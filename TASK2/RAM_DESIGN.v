==> flow/design.v <==
`timescale 1ns / 1ps
module RAM_DESIGN #(parameter DATA_WIDTH = 8,parameter ADDR_WIDTH = 3) (
    input wire clk,            
    input wire we,             
    input wire en,              
    input wire [ADDR_WIDTH-1:0] addr, 
    input wire [DATA_WIDTH-1:0] din,  
    output reg [DATA_WIDTH-1:0] dout  
);
    reg [DATA_WIDTH-1:0] mem [0:(1<<ADDR_WIDTH)-1];
    always @(posedge clk) begin
        if (en) begin
            if (we)  
                mem[addr] <= din;   
            else  
                dout <= mem[addr];  
        end
    end
endmodule
# Step by step through the tools: RAM_DESIGN
# What the tools print for RAM_DESIGN, step after step.
# Lines are those of the file above, counted from 1.
# Operators: Yosys type, input widths -> output width; for muxes data width and select width s.
# Cell names lack the library's common part.
# A cell with - has no value.
# design
design,RAM_DESIGN
clk_port,clk
library,sky130hd
pvt_corner,tt_025C_1v80

# Word level
# Yosys after proc, flatten, opt, wreduce and memory -nomap, before mapping. Enables and synchronous resets that opt folds into registers are not counted as muxes. Memory bits, and registers merged into a memory's read port (data or address), are not among the register bits. Print and check cells are not counted. Equal cells are merged and count once.
# Memory sizes are those after Yosys's memory passes, which may raise the word count (mostly to a power of two), join words into wider ones and drop unused or constant bits.
# bits
mem_bits_rw,64
clocked_rd_ports_x_width,8
ff_bits,0
word_cells,9
n_memories,1
in_bits,14
# classes
logic,1
n_reduce_logical,1
n_mux,6
# memory_table
memory,size,word_bits,rd,write_ports,line_no,text
mem,8,8,1,1,10,reg [DATA_WIDTH-1:0] mem [0:(1<<ADDR_WIDTH)-1];
# op_table
cell,count
$mux 8,2
$mux 3,2
$reduce_and 2->1,1
$mux 1,2
$not 1->1,1

# Logic depth
# Depth = most cells in a row (Yosys ltp): at word level without a register or memory, in the mapped netlist without a sequential cell, where the memories' decode and read muxes count.
# depth
word_depth,2
ABC_AREA,1
ltp_mapped,9
ltp_nobuf,7

# Mapped cells and area
# Source: synth_stat.txt of the flow (Yosys; design flattened, memories mapped). It holds for the ABC_AREA given above (unset counts as 0); a run with the other value may have another netlist.
# mapped
cells,267
flip_flops,72
yosys_area_um2,3037.9
# by_type
cell_type,count,area_total_um2
edfxtp_1,72,2.16E+03
nand2_1,159,596.822
nand2_2,10,62.56
buf_6,4,45.043
nor4_1,6,37.536
buf_4,4,30.029
nor4_2,2,25.024
buf_12,1,20.019
buf_8,1,15.014
inv_1,3,11.261
inv_8,1,11.261
buf_2,2,10.01
clkbuf_4,1,7.507
nor2_1,1,3.754

# Worst setup path after synthesis
# Path of least setup slack by OpenSTA after synthesis, without wires, with an ideal clock, recovery checks aside; 20% of the period is set as input and as output delay. Where synthesis merged equal registers, the netlist keeps one of their names.
# synth_timing
kind,input-to-reg
from,in addr[0]
to,mem mem[1][0]
path_stages,4
required_ps,1445
path_delay_ps,1581
n_path_buf,2
clock_period_ps,1840
setup_ps,395
slack_ps,-109
arrival_time_ps,1554
period_less_setup_slack_ps,1949
# "path_delay_ps" = arrival - input delay + setup time.
# "path_stages" counts driving pins, that of a launching flip-flop among them; a cell with two outputs on the path counts twice.
# "period_less_setup_slack_ps" is the clock period less the worst setup slack; recovery checks do not enter. This is arithmetic on one report: input and output delays are still those of the set period (20% each).
# Between the ends stands the longest chain of elaborated cells between them, by number of cells; it is not shown to be the way that was timed. Of several equally long chains one is given.
# Each line given opens the expression or statement behind the cell; cells for indexed reads and writes are added by Yosys, which also makes memories of some case tables.
# synth_between
cell_sequence,buf_6 > inv_8 > buf_8 > nor4_1
elab_chain_cells,2
# synth_lines
item,line_no,text
from (decl),6,"input wire [ADDR_WIDTH-1:0] addr,"
$mux 3,13,if (we)
$mux 3,12,if (en) begin
to (decl),10,reg [DATA_WIDTH-1:0] mem [0:(1<<ADDR_WIDTH)-1];

# Timing after layout
# Path of least setup slack in the final report of record 1 (OpenROAD, finished layout, wires in). Where an end is a register, its clock arrival counts in the times.
# The report prints the path's times to 10 ps; the period is as set.
# layout_timing
kind,input-to-reg
from,in en
to,mem mem[0][7]
slack_ps,320
clock_period_ps,2410
n_path_buf,2
required_ps,2480
arrival_time_ps,2150
setup_ps,280
path_stages,4
# Between the ends stands the longest chain of elaborated cells between them, by number of cells; it is not shown to be the way that was timed. Of several equally long chains one is given.
# The path ends at the enable pin of a flip-flop; only ways to that pin are counted.
# layout_between
cell_sequence,clkdlybuf4s50_1 > nand2_1 > nor4_2 > buf_4
elab_chain_cells,1
# layout_lines
item,line_no,text
from (decl),5,"input wire en,"
$mux 3,12,if (en) begin
to (decl),10,reg [DATA_WIDTH-1:0] mem [0:(1<<ADDR_WIDTH)-1];

Wiki page: RAM_DESIGN / flow data

2 stored runs of RAM_DESIGN in the flow (synthesis by Yosys, layout by OpenROAD, sky130hd cells), in arbitrary order. Constraints: input delay and output delay 20% of the set period each, output load 0.01 pF.
By "clock_period_reached_ps" is meant the clock period of the run minus its worst setup slack. This is arithmetic on one report: input and output delays are still those of the set period (20% each).
"timing.worst_path_ps" = time allowed to the worst setup path (clock period - input delay - output delay, where it has them) - its slack; a late launch clock adds to it, a late capture clock takes from it.
"design_power_uw": no workload was simulated; the value follows from the tool's default switching activity.
"timing.worst_path_ps" is known to 10 ps.

Record 1, flow files:
==> flow/run.sh <==
#!/bin/bash
# the make line also repeats the synthesis and layout settings of config.mk as NAME=value (left out here)
make -C /OpenROAD-flow-scripts/flow DESIGN_CONFIG=/design/flow/config.mk WORK_HOME=/design/flow/orfs CLKGATE_MAP_FILE= finish
==> flow/config.mk <==
export PLATFORM = sky130hd
export DESIGN_NAME = RAM_DESIGN
export DESIGN_NICKNAME = RAM_DESIGN
export VERILOG_FILES = /design/flow/design.v
export SDC_FILE = /design/flow/constraint.sdc
export NUM_CORES = 4
export LEC_CHECK = 0
export ABC_AREA = 1
export CAP_MARGIN = 5
export CELL_PAD_IN_SITES_DETAIL_PLACEMENT = 2
export CORE_ASPECT_RATIO = 1.2
export CORE_MARGIN = 7
export CORE_UTILIZATION = 40
export CTS_CLUSTER_DIAMETER = 195
export GPL_ROUTABILITY_DRIVEN = 1
export GPL_TIMING_DRIVEN = 1
export HOLD_SLACK_MARGIN = 0.13
export MIN_ROUTING_LAYER = met2
export PLACE_DENSITY_LB_ADDON = 0.15
export SLEW_MARGIN = 10
export TNS_END_PERCENT = 50
==> flow/constraint.sdc <==
create_clock -name core_clock -period 2.41 [get_ports {clk}]
set_input_delay 0.4820 -clock core_clock [delete_from_list [all_inputs] [get_ports {clk}]]
set_output_delay 0.4820 -clock core_clock [all_outputs]
set_load 0.01 [all_outputs]

==> results of record 1, as CSV <==
result,value
worst_setup_slack_ps,325
final_hold_ws_ps,760
final_die_area_um2,10241.0
ys_area_um2,3037.9
finalUtil_pct,49.4
setupTns_ps,0
timing.worst_path_ps,1600
worst_path_kind,"input-to-reg"
design_power_uw,2692
clock_period_reached_ps,2085
final_cell_area_um2,3614.7

Record 2, flow files:
==> flow/run.sh <==
#!/bin/bash
# the make line also repeats the synthesis and layout settings of config.mk as NAME=value (left out here)
make -C /OpenROAD-flow-scripts/flow DESIGN_CONFIG=/design/flow/config.mk WORK_HOME=/design/flow/orfs CLKGATE_MAP_FILE= finish
==> flow/config.mk <==
export PLATFORM = sky130hd
export DESIGN_NAME = RAM_DESIGN
export DESIGN_NICKNAME = RAM_DESIGN
export VERILOG_FILES = /design/flow/design.v
export SDC_FILE = /design/flow/constraint.sdc
export NUM_CORES = 4
export LEC_CHECK = 0
export CAP_MARGIN = 20
export CORE_ASPECT_RATIO = 0.84
export CORE_MARGIN = 5
export CORE_UTILIZATION = 40
export CTS_CLUSTER_SIZE = 30
export GPL_ROUTABILITY_DRIVEN = 0
export MAX_ROUTING_LAYER = met5
export SETUP_SLACK_MARGIN = -0.15
export SLEW_MARGIN = 20
export TNS_END_PERCENT = 50
==> flow/constraint.sdc <==
create_clock -name core_clock -period 2.16 [get_ports {clk}]
set_input_delay 0.4320 -clock core_clock [delete_from_list [all_inputs] [get_ports {clk}]]
set_output_delay 0.4320 -clock core_clock [all_outputs]
set_load 0.01 [all_outputs]

==> results of record 2, as CSV <==
result,value
setupTns_ps,0
design_power_uw,2748
clock_period_reached_ps,1898
final_die_area_um2,8741.6
ys_area_um2,2786.4
timing.worst_path_ps,1470
worst_path_kind,"input-to-reg"
final_cell_area_um2,3455.8
worst_setup_slack_ps,262
finalUtil_pct,51.9
final_hold_ws_ps,702
