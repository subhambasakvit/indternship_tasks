==> flow/design.v <==
`timescale 1ns / 1ps
module fir_filter (
    input clk,
    input rst,
    input signed [7:0] x,   
    output reg signed [15:0] y   
);
    reg signed [7:0] coeff [0:3];   
    reg signed [7:0] delay_line [0:3];   
    integer i;
    initial begin
        coeff[0] = 8'h02;   
        coeff[1] = 8'h04;
        coeff[2] = 8'h04;
        coeff[3] = 8'h02;
    end
    always @(posedge clk or posedge rst) begin
        if (rst) begin
            y <= 0;
            for (i = 0; i < 4; i = i + 1) delay_line[i] <= 0;
        end else begin
            for (i = 3; i > 0; i = i - 1)
                delay_line[i] <= delay_line[i-1];
            delay_line[0] <= x;
            y <= (coeff[0] * delay_line[0]) + 
                 (coeff[1] * delay_line[1]) + 
                 (coeff[2] * delay_line[2]) + 
                 (coeff[3] * delay_line[3]);
        end
    end
endmodule
# Tool chain data of fir_filter
# The steps from the RTL of fir_filter to its reports follow in flow order.
# Line numbers count from 1 in the design file above.
# Not given: n/a
[setup]
design = "fir_filter"
clock = "clk"
lib = "sky130hd"
pvt_corner = "tt_025C_1v80"

# Word level
# Source: Yosys, flattened and elaborated. Widths are those after wreduce; folded enables and synchronous resets count as part of the registers. Registers that Yosys merges into a memory's read port (data or address) are not register bits. Print and check cells do not count. Equal cells are merged and count once.
# Yosys's memory passes give these memory sizes; they may raise the number of words (mostly to a power of two), join words into wider ones and drop unused or constant bits.
[op_classes]
add_sub_neg = 3
n_mul = 4
[op_table]
columns = ["operator", "count"]
rows = [
  ["8-bit by 8-bit multiplier with 16-bit output", 4],
  ["16-bit adder", 3],
]
[bits]
mem_bits_ro = 8
mem_count = 1
out_inout_bits = 16
elab_cells = 13
reg_bits = 48
inputBits = 10
[memory_table]
columns = ["memory", "size", "width", "line", "text"]
rows = [
  ["coeff", 4, 2, 8, "reg signed [7:0] coeff [0:3];"],
]

# Depth
# Depth = most cells in a row (Yosys ltp): at word level without a register or memory, in the mapped netlist without a sequential cell, where the memories' decode and read muxes count.
[logic_depth]
ltp_word = 4
abc_area = 0
depth_mapped = 19
ltp_nobuf = 18

# Synthesis result
# The flow's flattened synthesis, as Yosys stat reports it; memories are mapped. The netlist is that of the ABC_AREA named above (0 if unset); the other value can give another one.
# The area totals of this step are shown rounded.
[synth_totals]
ff_cells = 47
n_buf = 2
stdcells = 242
synth_area_um2 = 3017
seqArea_um2 = 1176
[types]
columns = ["type", "count", "type_area_um2"]
rows = [
  ["sky130_fd_sc_hd__dfrtp_1", 47, 1.18E+03],
  ["sky130_fd_sc_hd__ha_1", 59, 738.208],
  ["sky130_fd_sc_hd__fa_1", 27, 540.518],
  ["sky130_fd_sc_hd__inv_1", 58, 217.709],
  ["sky130_fd_sc_hd__xnor2_1", 6, 52.55],
  ["sky130_fd_sc_hd__a21o_1", 6, 45.043],
  ["sky130_fd_sc_hd__nor2_1", 7, 26.275],
  ["sky130_fd_sc_hd__xor2_1", 3, 26.275],
  ["sky130_fd_sc_hd__a21oi_1", 5, 25.024],
  ["sky130_fd_sc_hd__a41oi_2", 1, 16.266],
  ["sky130_fd_sc_hd__a211oi_1", 2, 15.014],
  ["sky130_fd_sc_hd__o21a_1", 2, 15.014],
  ["sky130_fd_sc_hd__and3_1", 2, 12.512],
  ["sky130_fd_sc_hd__nand4_1", 2, 12.512],
  ["sky130_fd_sc_hd__o41a_1", 1, 11.261],
  ["sky130_fd_sc_hd__a221o_1", 1, 10.01],
  ["sky130_fd_sc_hd__nor3_1", 2, 10.01],
  ["sky130_fd_sc_hd__o21ai_0", 2, 10.01],
]
# Other cell types: 9; their cells: 9.

# Worst setup path after synthesis
# OpenSTA on the mapped netlist: ideal clock, no wires. The path of least setup slack (recovery checks aside). Input and output delay are each 20% of the period. Register names are those of the netlist, which keeps one name where synthesis merged equal registers.
[synth_timing]
path_type = "reg2reg"
startpoint = "register delay_line[1][7]"
endpoint = "register y[15]"
delay_ns = 5.297
t_arrival_ns = 5.217
setup_ns = 0.080
path_stages = 17
period_ns = 5.83
setup_slack_ns = 0.533
path_buffers = 0
t_required_ns = 5.750
t_first_pin_ns = 0.000
period_less_setup_slack_ns = 5.297
# "delay_ns" = arrival - input delay + setup time.
# "path_stages" counts driving pins, that of a launching flip-flop among them; a cell with two outputs on the path counts twice.
# "period_less_setup_slack_ns" is the clock period less the worst setup slack; recovery checks do not enter. This is arithmetic on one report: input and output delays are still those of the set period (20% each).
# The rows between start and end are the longest chain of elaborated cells between them; the timing report does not say that the signal goes this way. Where chains are equally long, one stands for them.
# A line is the first line of the expression or statement that the cell stems from. Yosys adds cells for indexed reads and writes and turns some case tables into memories.
[synth_via]
cell_sequence = "sky130_fd_sc_hd__dfrtp_1 -> sky130_fd_sc_hd__ha_1 -> sky130_fd_sc_hd__fa_1 -> sky130_fd_sc_hd__ha_1 -> sky130_fd_sc_hd__inv_1 -> sky130_fd_sc_hd__fa_1 -> sky130_fd_sc_hd__inv_1 -> sky130_fd_sc_hd__fa_1 -> sky130_fd_sc_hd__fa_1 -> sky130_fd_sc_hd__fa_1 -> sky130_fd_sc_hd__ha_1 -> sky130_fd_sc_hd__ha_1 -> sky130_fd_sc_hd__and3_1 -> sky130_fd_sc_hd__a221o_1 -> sky130_fd_sc_hd__o32a_1 -> sky130_fd_sc_hd__a41oi_2 -> sky130_fd_sc_hd__xnor2_1"
elab_chain_cells = 4
cells_between = 4
cone_lines = 2
classes_between = "add/sub: 3; mul: 1"
[synth_rtl]
columns = ["item", "line", "text"]
rows = [
  ["start: declaration", 9, "reg signed [7:0] delay_line [0:3];"],
  ["start: assignment", 20, "for (i = 0; i < 4; i = i + 1) delay_line[i] <= 0;"],
  ["start: assignment", 23, "delay_line[i] <= delay_line[i-1];"],
  ["8-bit by 8-bit multiplier with 16-bit output", 26, "(coeff[1] * delay_line[1]) +"],
  ["16-bit adder (3 in a row)", 25, "y <= (coeff[0] * delay_line[0]) +"],
  ["end: assignment", 19, "y <= 0;"],
  ["end: assignment", 25, ""],
  ["end: declaration", 6, "output reg signed [15:0] y"],
]

# Path in the finished layout
# From the final timing report of record 1: the path of least setup slack in the routed layout; clock arrival at registers is part of the times.
[layout_timing]
path_type = "reg2reg"
startpoint = "register delay_line[1][7]"
endpoint = "register y[13]"
setup_slack_ns = -0.81
period_ns = 4.3
t_required_ns = 4.53
setup_ns = 0.07
path_stages = 17
t_arrival_ns = 5.34
path_buffers = 0
t_first_pin_ns = 0.29
# The rows between start and end are the longest chain of elaborated cells between them; the timing report does not say that the signal goes this way. Where chains are equally long, one stands for them.
[layout_via]
cell_sequence = "sky130_fd_sc_hd__dfrtp_1 -> sky130_fd_sc_hd__ha_2 -> sky130_fd_sc_hd__fa_1 -> sky130_fd_sc_hd__ha_1 -> sky130_fd_sc_hd__inv_2 -> sky130_fd_sc_hd__fa_1 -> sky130_fd_sc_hd__inv_1 -> sky130_fd_sc_hd__fa_1 -> sky130_fd_sc_hd__fa_1 -> sky130_fd_sc_hd__fa_1 -> sky130_fd_sc_hd__ha_4 -> sky130_fd_sc_hd__ha_4 -> sky130_fd_sc_hd__and3_4 -> sky130_fd_sc_hd__a221o_1 -> sky130_fd_sc_hd__o32a_1 -> sky130_fd_sc_hd__a21boi_1 -> sky130_fd_sc_hd__xnor2_1"
elab_chain_cells = 4
cells_between = 4
cone_lines = 2
classes_between = "add/sub: 3; mul: 1"
[layout_rtl]
columns = ["item", "line", "text"]
rows = [
  ["start: declaration", 9, "reg signed [7:0] delay_line [0:3];"],
  ["start: assignment", 20, "for (i = 0; i < 4; i = i + 1) delay_line[i] <= 0;"],
  ["start: assignment", 23, "delay_line[i] <= delay_line[i-1];"],
  ["8-bit by 8-bit multiplier with 16-bit output", 26, "(coeff[1] * delay_line[1]) +"],
  ["16-bit adder (3 in a row)", 25, "y <= (coeff[0] * delay_line[0]) +"],
  ["end: assignment", 19, "y <= 0;"],
  ["end: assignment", 25, ""],
  ["end: declaration", 6, "output reg signed [15:0] y"],
]

# 2 stored runs of fir_filter in the flow (synthesis by Yosys, layout by OpenROAD, sky130hd cells), in arbitrary order. Constraints: input delay and output delay 20% of the set period each, output load 0.01 pF.
# By "achieved_clock_period_ns" is meant the clock period of the run minus its worst setup slack. This is arithmetic on one report: input and output delays are still those of the set period (20% each).
# "power.total_uw" is the tool's figure for a default switching activity; nothing was simulated.
# Measured values are rounded.

[[run]]
name = "record 1"
[run.settings]
period_ns = 4.3
CORE_UTILIZATION = 15
PLACE_DENSITY_LB_ADDON = 0.05
HOLD_SLACK_MARGIN = 0.07
CORE_ASPECT_RATIO = 0.64
CELL_PAD_IN_SITES_DETAIL_PLACEMENT = 2
GPL_ROUTABILITY_DRIVEN = 1
CTS_CLUSTER_SIZE = 38
CTS_CLUSTER_DIAMETER = 348
CAP_MARGIN = 5
SLEW_MARGIN = 15
CORE_MARGIN = 2
[run.results]
power.total_uw = 2981
finalUtil_frac = 0.208
synth_area_um2 = 3017
setup_ws_ns = -0.813
achieved_clock_period_ns = 5.113
die_footprint_um2 = 21290
fin_tns_ns = -5.561

[[run]]
name = "record 2"
[run.settings]
period_ns = 3.84
CORE_UTILIZATION = 41
PLACE_DENSITY_LB_ADDON = 0.26
HOLD_SLACK_MARGIN = 0.05
CORE_MARGIN = 8
CELL_PAD_IN_SITES_DETAIL_PLACEMENT = 0
GPL_ROUTABILITY_DRIVEN = 1
SLEW_MARGIN = 15
MAX_ROUTING_LAYER = "met4"
CAP_MARGIN = 20
[run.results]
power.total_uw = 2977
finalUtil_frac = 0.531
synth_area_um2 = 3017
setup_ws_ns = -1.274
achieved_clock_period_ns = 5.114
die_footprint_um2 = 10360
fin_tns_ns = -8.492
